==> flow/design.v <==
module bcd2ascii (
    input [7:0] bcd,
    input enable,
    output reg [7:0] ascii
);
    always @(bcd) begin
        if (enable)
            case (bcd)
                0: ascii <= 30;
                1: ascii <= 31;
                2: ascii <= 32;
                3: ascii <= 33;
                4: ascii <= 34;
                5: ascii <= 35;
                6: ascii <= 36;
                7: ascii <= 37;
                8: ascii <= 38;
                9: ascii <= 39;
                10: ascii <= 61;
                11: ascii <= 62;
                12: ascii <= 63;
                13: ascii <= 64;
                14: ascii <= 65;
                15: ascii <= 66;
                default: ascii <= 0;
            endcase
        else
            ascii <= 0;
    end
endmodule
module bcd2ssg (
    input [3:0] in,
    output reg [6:0] out
);
    always @(in) begin
        case (in)
            0: out =  7'b1000000;
            1: out =  7'b1111001;
            2: out =  7'b0100100;
            3: out =  7'b0110000;
            4: out =  7'b0011001;
            5: out =  7'b0010010;
            6: out =  7'b0000010;
            7: out =  7'b1111000;
            8: out =  7'b0000000;
            9: out =  7'b0010000;
            default: out =  7'b1000000;
        endcase
    end
endmodule
module hex2ssg (
    input [7:0] in,
    output reg [6:0] out
);
    always @(in) begin
        case (in)
            0: out =  7'b1000000;
            1: out =  7'b1111001;
            2: out =  7'b0100100;
            3: out =  7'b0110000;
            4: out =  7'b0011001;
            5: out =  7'b0010010;
            6: out =  7'b0000010;
            7: out =  7'b1111000;
            8: out =  7'b0000000;
            9: out =  7'b0010000;
            10: out = 7'b0001000;
            11: out = 7'b0000011;
            12: out = 7'b1000110;
            13: out = 7'b0100001;
            14: out = 7'b0000110;
            15: out = 7'b0001110;
            default: out =  7'b1000000;
        endcase
    end
endmodule
module keyboard (
    input clk,
    input clrn,
    input ps2_clk,
    input ps2_data,
    output overflow,
    output [13:0] total,
    output [27:0] ascii_code,
    output [13:0] code
);
    reg nextdata_n;
    reg [7:0] ps_out;
    reg ready;
    reg [7:0] code_src;
    reg ascii_convert_enable;
    reg [7:0] ascii_prev;
    reg [7:0] ascii_next;
    reg break_en;
    reg [3:0] total_prev;
    reg [3:0] total_next;
    ps2_keyboard myps2(
        .clk(clk),
        .clrn(clrn),
        .ps2_clk(ps2_clk),
        .ps2_data(ps2_data),
        .nextdata_n(nextdata_n),
        .data(ps_out),
        .ready(ready),
        .overflow(overflow)
    );
    always @(posedge clk) begin
        if (nextdata_n == 1)
            nextdata_n <= 0;
    end
    always @(posedge clk) begin
        if (ready == 1)
            begin
                if (ps_out == 0)
                    begin
                        code_src <= 0;
                    end
                else
                    begin
                        if (ps_out != 8'h000000F0 && break_en == 0)
                            begin
                                ascii_convert_enable <= 1;
                                if (code_src != ps_out )
                                    begin
                                        if (total_next > 4'b1001)
                                            begin
                                                if (total_prev > 4'b1001)
                                                    total_prev <= 0;
                                                else
                                                    total_prev <= total_prev + 1;
                                                total_next <= 0;
                                            end
                                        else
                                            total_next <= total_next + 1;
                                        code_src <= ps_out;
                                        break_en <= 0;
                                    end
                            end
                        else
                            begin
                                break_en <= break_en ? 0 : 1;
                                code_src <= 0;
                                ascii_convert_enable <= 0;
                            end
                    end
                nextdata_n <= 0;
            end
    end
    bcd2ascii my_bcdascii_1(
        .bcd(code_src / 8'b00010000),
        .enable(ascii_convert_enable),
        .ascii(ascii_prev)
    );
    bcd2ascii my_bcdascii_2(
        .bcd(code_src % 8'b00010000),
        .enable(ascii_convert_enable),
        .ascii(ascii_next)
    );
    hex2ssg my_code_1(
        .in(code_src / 8'b00010000),
        .out(code[13:7])
    );
    hex2ssg my_code_2(
        .in(code_src % 8'b00010000),
        .out(code[6:0])
    );
    hex2ssg my_ascii_1(
        .in(ascii_prev / 8'b00001010),
        .out(ascii_code[27:21])
    );
    hex2ssg my_ascii_2(
        .in(ascii_prev % 8'b00001010),
        .out(ascii_code[20:14])
    );
    hex2ssg my_ascii_3(
        .in(ascii_next / 8'b00001010),
        .out(ascii_code[13:7])
    );
    hex2ssg my_ascii_4(
        .in(ascii_next % 8'b00001010),
        .out(ascii_code[6:0])
    );
    bcd2ssg my_total_1(
        .in(total_prev),
        .out(total[13:7])
    );
    bcd2ssg my_total_2(
        .in(total_next),
        .out(total[6:0])
    );
endmodule
module ps2_keyboard(clk,clrn,ps2_clk,ps2_data,data,
                    ready,nextdata_n,overflow);
    input clk,clrn,ps2_clk,ps2_data;
    input nextdata_n;
    output [7:0] data;
    output reg ready;
    output reg overflow;      
    reg [9:0] buffer;         
    reg [7:0] fifo[7:0];      
    reg [2:0] w_ptr,r_ptr;    
    reg [3:0] count;   
    reg [2:0] ps2_clk_sync;
    always @(posedge clk) begin
        ps2_clk_sync <=  {ps2_clk_sync[1:0],ps2_clk};
    end
    wire sampling = ps2_clk_sync[2] & ~ps2_clk_sync[1];
    always @(posedge clk) begin
        if (clrn == 0) begin  
            count <= 0; w_ptr <= 0; r_ptr <= 0; overflow <= 0; ready<= 0;
        end
        else begin
            if ( ready ) begin  
                if(nextdata_n == 1'b0)  
                begin
                    r_ptr <= r_ptr + 3'b1;
                    if(w_ptr==(r_ptr+1'b1))  
                        ready <= 1'b0;
                end
            end
            if (sampling) begin
              if (count == 4'd10) begin
                if ((buffer[0] == 0) &&   
                    (ps2_data)       &&   
                    (^buffer[9:1])) begin       
                    fifo[w_ptr] <= buffer[8:1];   
                    w_ptr <= w_ptr+3'b1;
                    ready <= 1'b1;
                    overflow <= overflow | (r_ptr == (w_ptr + 3'b1));
                end
                count <= 0;      
              end else begin
                buffer[count] <= ps2_data;   
                count <= count + 3'b1;
              end
            end
        end
    end
    assign data = fifo[r_ptr];  
endmodule
# From RTL to reports: keyboard
# Tool output for the design above, in the order of the flow.
# Lines are those of the file above, counted from 1.
# Operators: Yosys type, input widths -> output width; for muxes data width and select width s.
# The mark -- stands for no value.
[inputs]
top = "keyboard"
clock_port = "clk"
lib = "sky130hd"
lib_corner = "tt_025C_1v80"

# After elaboration
# Source: Yosys, flattened and elaborated, memories not mapped. Widths are those after wreduce. Print and check cells do not count.
# Memory sizes are those after Yosys's memory passes, which may raise the word count (mostly to a power of two), join words into wider ones and drop unused or constant bits.
[bits]
reg_bits = 43
mem_bits_rw = 64
mem_bits_ro = 1120
clocked_rd_ports_x_width = 50
n_memories = 11
elab_cells = 116
[op_classes]
addsub = 7
n_div = 4
compare = 2
equal = 7
shift = 2
mux = 43
bitwise = 11
n_reduce_logical = 17
[memory_table]
columns = ["memory", "words", "word_bits", "rd", "write_ports", "line", "text"]
rows = [
  ["(no name shown)", 16, 7, 1, 0, 56, "case (in)"],
  ["(no name shown)", 16, 7, 1, 0, 56, ""],
  ["(no name shown)", 16, 7, 1, 0, 56, ""],
  ["(no name shown)", 16, 7, 1, 0, 56, ""],
  ["(no name shown)", 16, 7, 1, 0, 8, "case (bcd)"],
  ["(no name shown)", 16, 7, 1, 0, 8, ""],
]
# Memories not listed: 5.
[ops]
columns = ["operator", "count"]
rows = [
  ["$div 8x4->8 const B", 2],
  ["$mod 8x4->8 const B", 2],
  ["$mux 8", 7],
  ["$mux 4", 13],
  ["$mux 7", 4],
  ["$mux 3", 6],
  ["$logic_not 4->1", 4],
  ["$mux 1", 13],
  ["$add 4x1->4 const B", 3],
  ["$shift 1x5->10", 1],
  ["$shift 1x5->10 const A", 1],
  ["$and 10x10->10", 1],
  ["$or 10x10->10", 1],
  ["$not 10->10", 1],
  ["$add 3x1->3 const B", 3],
  ["$reduce_and 3->1", 3],
  ["$reduce_xor 9->1", 1],
  ["$gt 4x4->1 const B", 2],
  ["$ne 8x8->1", 1],
  ["$ne 8x8->1 const B", 1],
  ["$logic_not 8->1", 1],
  ["$not 1->1", 6],
  ["$eq 3x3->1", 2],
  ["$neg 4->5", 1],
  ["$reduce_and 5->1", 1],
  ["$reduce_and 2->1", 2],
  ["$eq 4x4->1 const B", 1],
  ["$reduce_and 4->1", 1],
]
# Not listed: further kinds 6, cells in them 8.

# Logic depth
# Depth = most cells in a row (Yosys ltp): at word level without a register or memory, in the mapped netlist without a sequential cell, where the memories' decode and read muxes count.
[logic_depth]
word_depth = 7
ABC_AREA = 0
mapped_depth = 20
ltp_nobuf = 15

# After synthesis
# The flow's flattened synthesis, as Yosys stat reports it; memories are mapped. The netlist is that of the ABC_AREA named above (0 if unset); the other value can give another one.
[types]
columns = ["cell", "count", "type_area_um2"]
rows = [
  ["sky130_fd_sc_hd__edfxtp_1", 92, 2762.65],
  ["sky130_fd_sc_hd__dfxtp_1", 58, 1.16E+03],
  ["sky130_fd_sc_hd__ha_1", 63, 788.256],
  ["sky130_fd_sc_hd__mux2i_1", 53, 530.509],
  ["sky130_fd_sc_hd__mux4_2", 10, 225.216],
  ["sky130_fd_sc_hd__nand2_1", 57, 213.955],
  ["sky130_fd_sc_hd__nor2_1", 52, 195.187],
  ["sky130_fd_sc_hd__xnor2_1", 22, 192.685],
  ["sky130_fd_sc_hd__o21ai_0", 32, 160.154],
  ["sky130_fd_sc_hd__inv_1", 38, 142.637],
  ["sky130_fd_sc_hd__mux2_2", 12, 135.13],
  ["sky130_fd_sc_hd__a22o_1", 14, 122.618],
  ["sky130_fd_sc_hd__nand3_1", 21, 105.101],
  ["sky130_fd_sc_hd__a21oi_1", 20, 100.096],
  ["sky130_fd_sc_hd__xor2_1", 11, 96.342],
  ["sky130_fd_sc_hd__and2_1", 15, 93.84],
  ["sky130_fd_sc_hd__clkbuf_1", 23, 86.333],
  ["sky130_fd_sc_hd__nor2b_1", 12, 75.072],
]
# Not listed: further types 58, cells in them 176.
[mapped]
cell_count = 781
yosys_area_mm2 = 0.008567
seq_area_mm2 = 0.0039238
ff_cells = 150
# The figures by module come from a second, unflattened synthesis with its own total; it is not the netlist above.
[unflattened]
cells_unflattened = 853
area_unflattened_mm2 = 0.008627
# Rows give one instance, submodules left out.
[by_module]
columns = ["module", "instances", "cells", "mod_area_mm2", "mod_seq_area_mm2"]
rows = [
  ["ps2_keyboard", 1, 247, 0.0039175, 0.0025825],
  ["keyboard", 1, 252, 0.0020695, 0.0005405],
  ["hex2ssg", 6, 40, 0.0003028, 0],
  ["bcd2ascii", 2, 33, 0.0002277, 0],
  ["bcd2ssg", 2, 24, 0.0001839, 0],
]

# Timing after synthesis
# OpenSTA on the mapped netlist: ideal clock, no wires. The path of least setup slack (recovery checks aside). Input and output delay are each 20% of the period. Register names are those of the netlist, which keeps one name where synthesis merged equal registers.
[synth_path]
kind = "reg2reg"
from = "reg (no name shown)"
to = "reg (no name shown)"
tclk_ns = 4.03
setup_time_ns = 0.070
t_first_pin_ns = 0.000
t_arrival_ns = 3.721
required_time_ns = 3.960
path_slack_ns = 0.239
delay_ns = 3.791
path_stages = 16
synth_period_reached_ns = 3.791
# "delay_ns" = arrival - input delay + setup time.
# "path_stages": output pins that drive a net of the path, with the launching flip-flop's if there is one; two outputs of one cell count as two.
# "synth_period_reached_ns" is the clock period less the worst setup slack; recovery checks do not enter. This is arithmetic on one report: input and output delays are still those of the set period (20% each).
[synth_via]
cell_sequence = "sky130_fd_sc_hd__dfxtp_1 -> sky130_fd_sc_hd__buf_4 -> sky130_fd_sc_hd__mux4_2 -> sky130_fd_sc_hd__mux2i_2 -> sky130_fd_sc_hd__xor2_1 -> sky130_fd_sc_hd__nand2_1 -> sky130_fd_sc_hd__or4_1 -> sky130_fd_sc_hd__buf_2 -> sky130_fd_sc_hd__nand3_4 -> sky130_fd_sc_hd__inv_2 -> sky130_fd_sc_hd__buf_6 -> sky130_fd_sc_hd__a22oi_1 -> sky130_fd_sc_hd__inv_1 -> sky130_fd_sc_hd__ha_1 -> sky130_fd_sc_hd__mux2_2 -> sky130_fd_sc_hd__a21oi_1"
# No chain of elaborated cells between the ends is given.

# Timing after layout
# From the final timing report of job 1: the path of least setup slack in the routed layout; clock arrival at registers is part of the times.
[layout_path]
kind = "reg2out"
from = "reg (no name shown)"
to = "out ascii_code[10]"
tclk_ns = 4.12
t_first_pin_ns = 0.42
t_arrival_ns = 3.08
required_time_ns = 3.30
path_slack_ns = 0.22
path_stages = 11
[layout_via]
cell_sequence = "sky130_fd_sc_hd__dfxtp_1 -> sky130_fd_sc_hd__maj3_1 -> sky130_fd_sc_hd__a211o_1 -> sky130_fd_sc_hd__nand3_1 -> sky130_fd_sc_hd__buf_4 -> sky130_fd_sc_hd__inv_1 -> sky130_fd_sc_hd__ha_1 -> sky130_fd_sc_hd__nor2_1 -> sky130_fd_sc_hd__a211oi_1 -> sky130_fd_sc_hd__a31oi_1 -> sky130_fd_sc_hd__clkdlybuf4s50_1"
[layout_rtl]
columns = ["element", "line", "text"]
rows = [
  ["end: declaration", 84, "output [27:0] ascii_code,"],
]
# No chain of elaborated cells between the ends is given.

Hand-over note for keyboard

Stored flow runs of keyboard (2 of them; Yosys, OpenROAD, sky130hd). They differ in their settings and are not a sequence. Constraints: input delay and output delay 20% of the set period each, output load 0.01 pF.
"period_reached_ns" means the clock period less the worst setup slack. The figure is calculated, with input and output delays left at 20% of the set period.
"worstPathTime_ns" = time allowed to the worst setup path (clock period - input delay - output delay, where it has them) - its slack; a late launch clock adds to it, a late capture clock takes from it.
"total_power_mw" is the tool's figure for a default switching activity; nothing was simulated.

# job 1
==> flow/run.sh <==
#!/bin/bash
# the make line also repeats the synthesis and layout settings of config.mk as NAME=value (left out here)
make -C /OpenROAD-flow-scripts/flow DESIGN_CONFIG=/design/flow/config.mk WORK_HOME=/design/flow/orfs CLKGATE_MAP_FILE= finish
==> flow/config.mk <==
export PLATFORM = sky130hd
export DESIGN_NAME = keyboard
export DESIGN_NICKNAME = keyboard
export VERILOG_FILES = /design/flow/design.v
export SDC_FILE = /design/flow/constraint.sdc
export NUM_CORES = 4
export LEC_CHECK = 0
export CAP_MARGIN = 20
export CORE_MARGIN = 2
export CORE_UTILIZATION = 40
export SLEW_MARGIN = 20
==> flow/constraint.sdc <==
create_clock -name core_clock -period 4.12 [get_ports {clk}]
set_input_delay 0.8240 -clock core_clock [delete_from_list [all_inputs] [get_ports {clk}]]
set_output_delay 0.8240 -clock core_clock [all_outputs]
set_load 0.01 [all_outputs]

==> job 1: results <==
synth_area_mm2=0.008567
total_die_area_mm2=0.0226036
layout_stdcell_area_mm2=0.0102198
finalUtil_frac=0.486
timing.setup.ws_ns=0.219
total_negative_slack_ns=0.000
final_hold_ws_ns=0.331
total_power_mw=3.077
period_reached_ns=3.901
worstPathTime_ns=3.08
timing.worst_path_kind="reg2out"

# job 2
==> flow/run.sh <==
#!/bin/bash
# the make line also repeats the synthesis and layout settings of config.mk as NAME=value (left out here)
make -C /OpenROAD-flow-scripts/flow DESIGN_CONFIG=/design/flow/config.mk WORK_HOME=/design/flow/orfs CLKGATE_MAP_FILE= finish
==> flow/config.mk <==
export PLATFORM = sky130hd
export DESIGN_NAME = keyboard
export DESIGN_NICKNAME = keyboard
export VERILOG_FILES = /design/flow/design.v
export SDC_FILE = /design/flow/constraint.sdc
export NUM_CORES = 4
export LEC_CHECK = 0
export ABC_AREA = 0
export CAP_MARGIN = 20
export CELL_PAD_IN_SITES_GLOBAL_PLACEMENT = 0
export CORE_MARGIN = 2
export CORE_UTILIZATION = 47
export CTS_CLUSTER_SIZE = 67
export MAX_ROUTING_LAYER = met5
export PLACE_DENSITY_LB_ADDON = 0.06
export SLEW_MARGIN = 20
==> flow/constraint.sdc <==
create_clock -name core_clock -period 4.09 [get_ports {clk}]
set_input_delay 0.8180 -clock core_clock [delete_from_list [all_inputs] [get_ports {clk}]]
set_output_delay 0.8180 -clock core_clock [all_outputs]
set_load 0.01 [all_outputs]

==> job 2: results <==
synth_area_mm2=0.008567
total_die_area_mm2=0.0193238
layout_stdcell_area_mm2=0.0102398
finalUtil_frac=0.572
timing.setup.ws_ns=0.147
total_negative_slack_ns=0.000
final_hold_ws_ns=0.345
total_power_mw=3.290
period_reached_ns=3.943
worstPathTime_ns=3.13
timing.worst_path_kind="reg2out"

End of note.
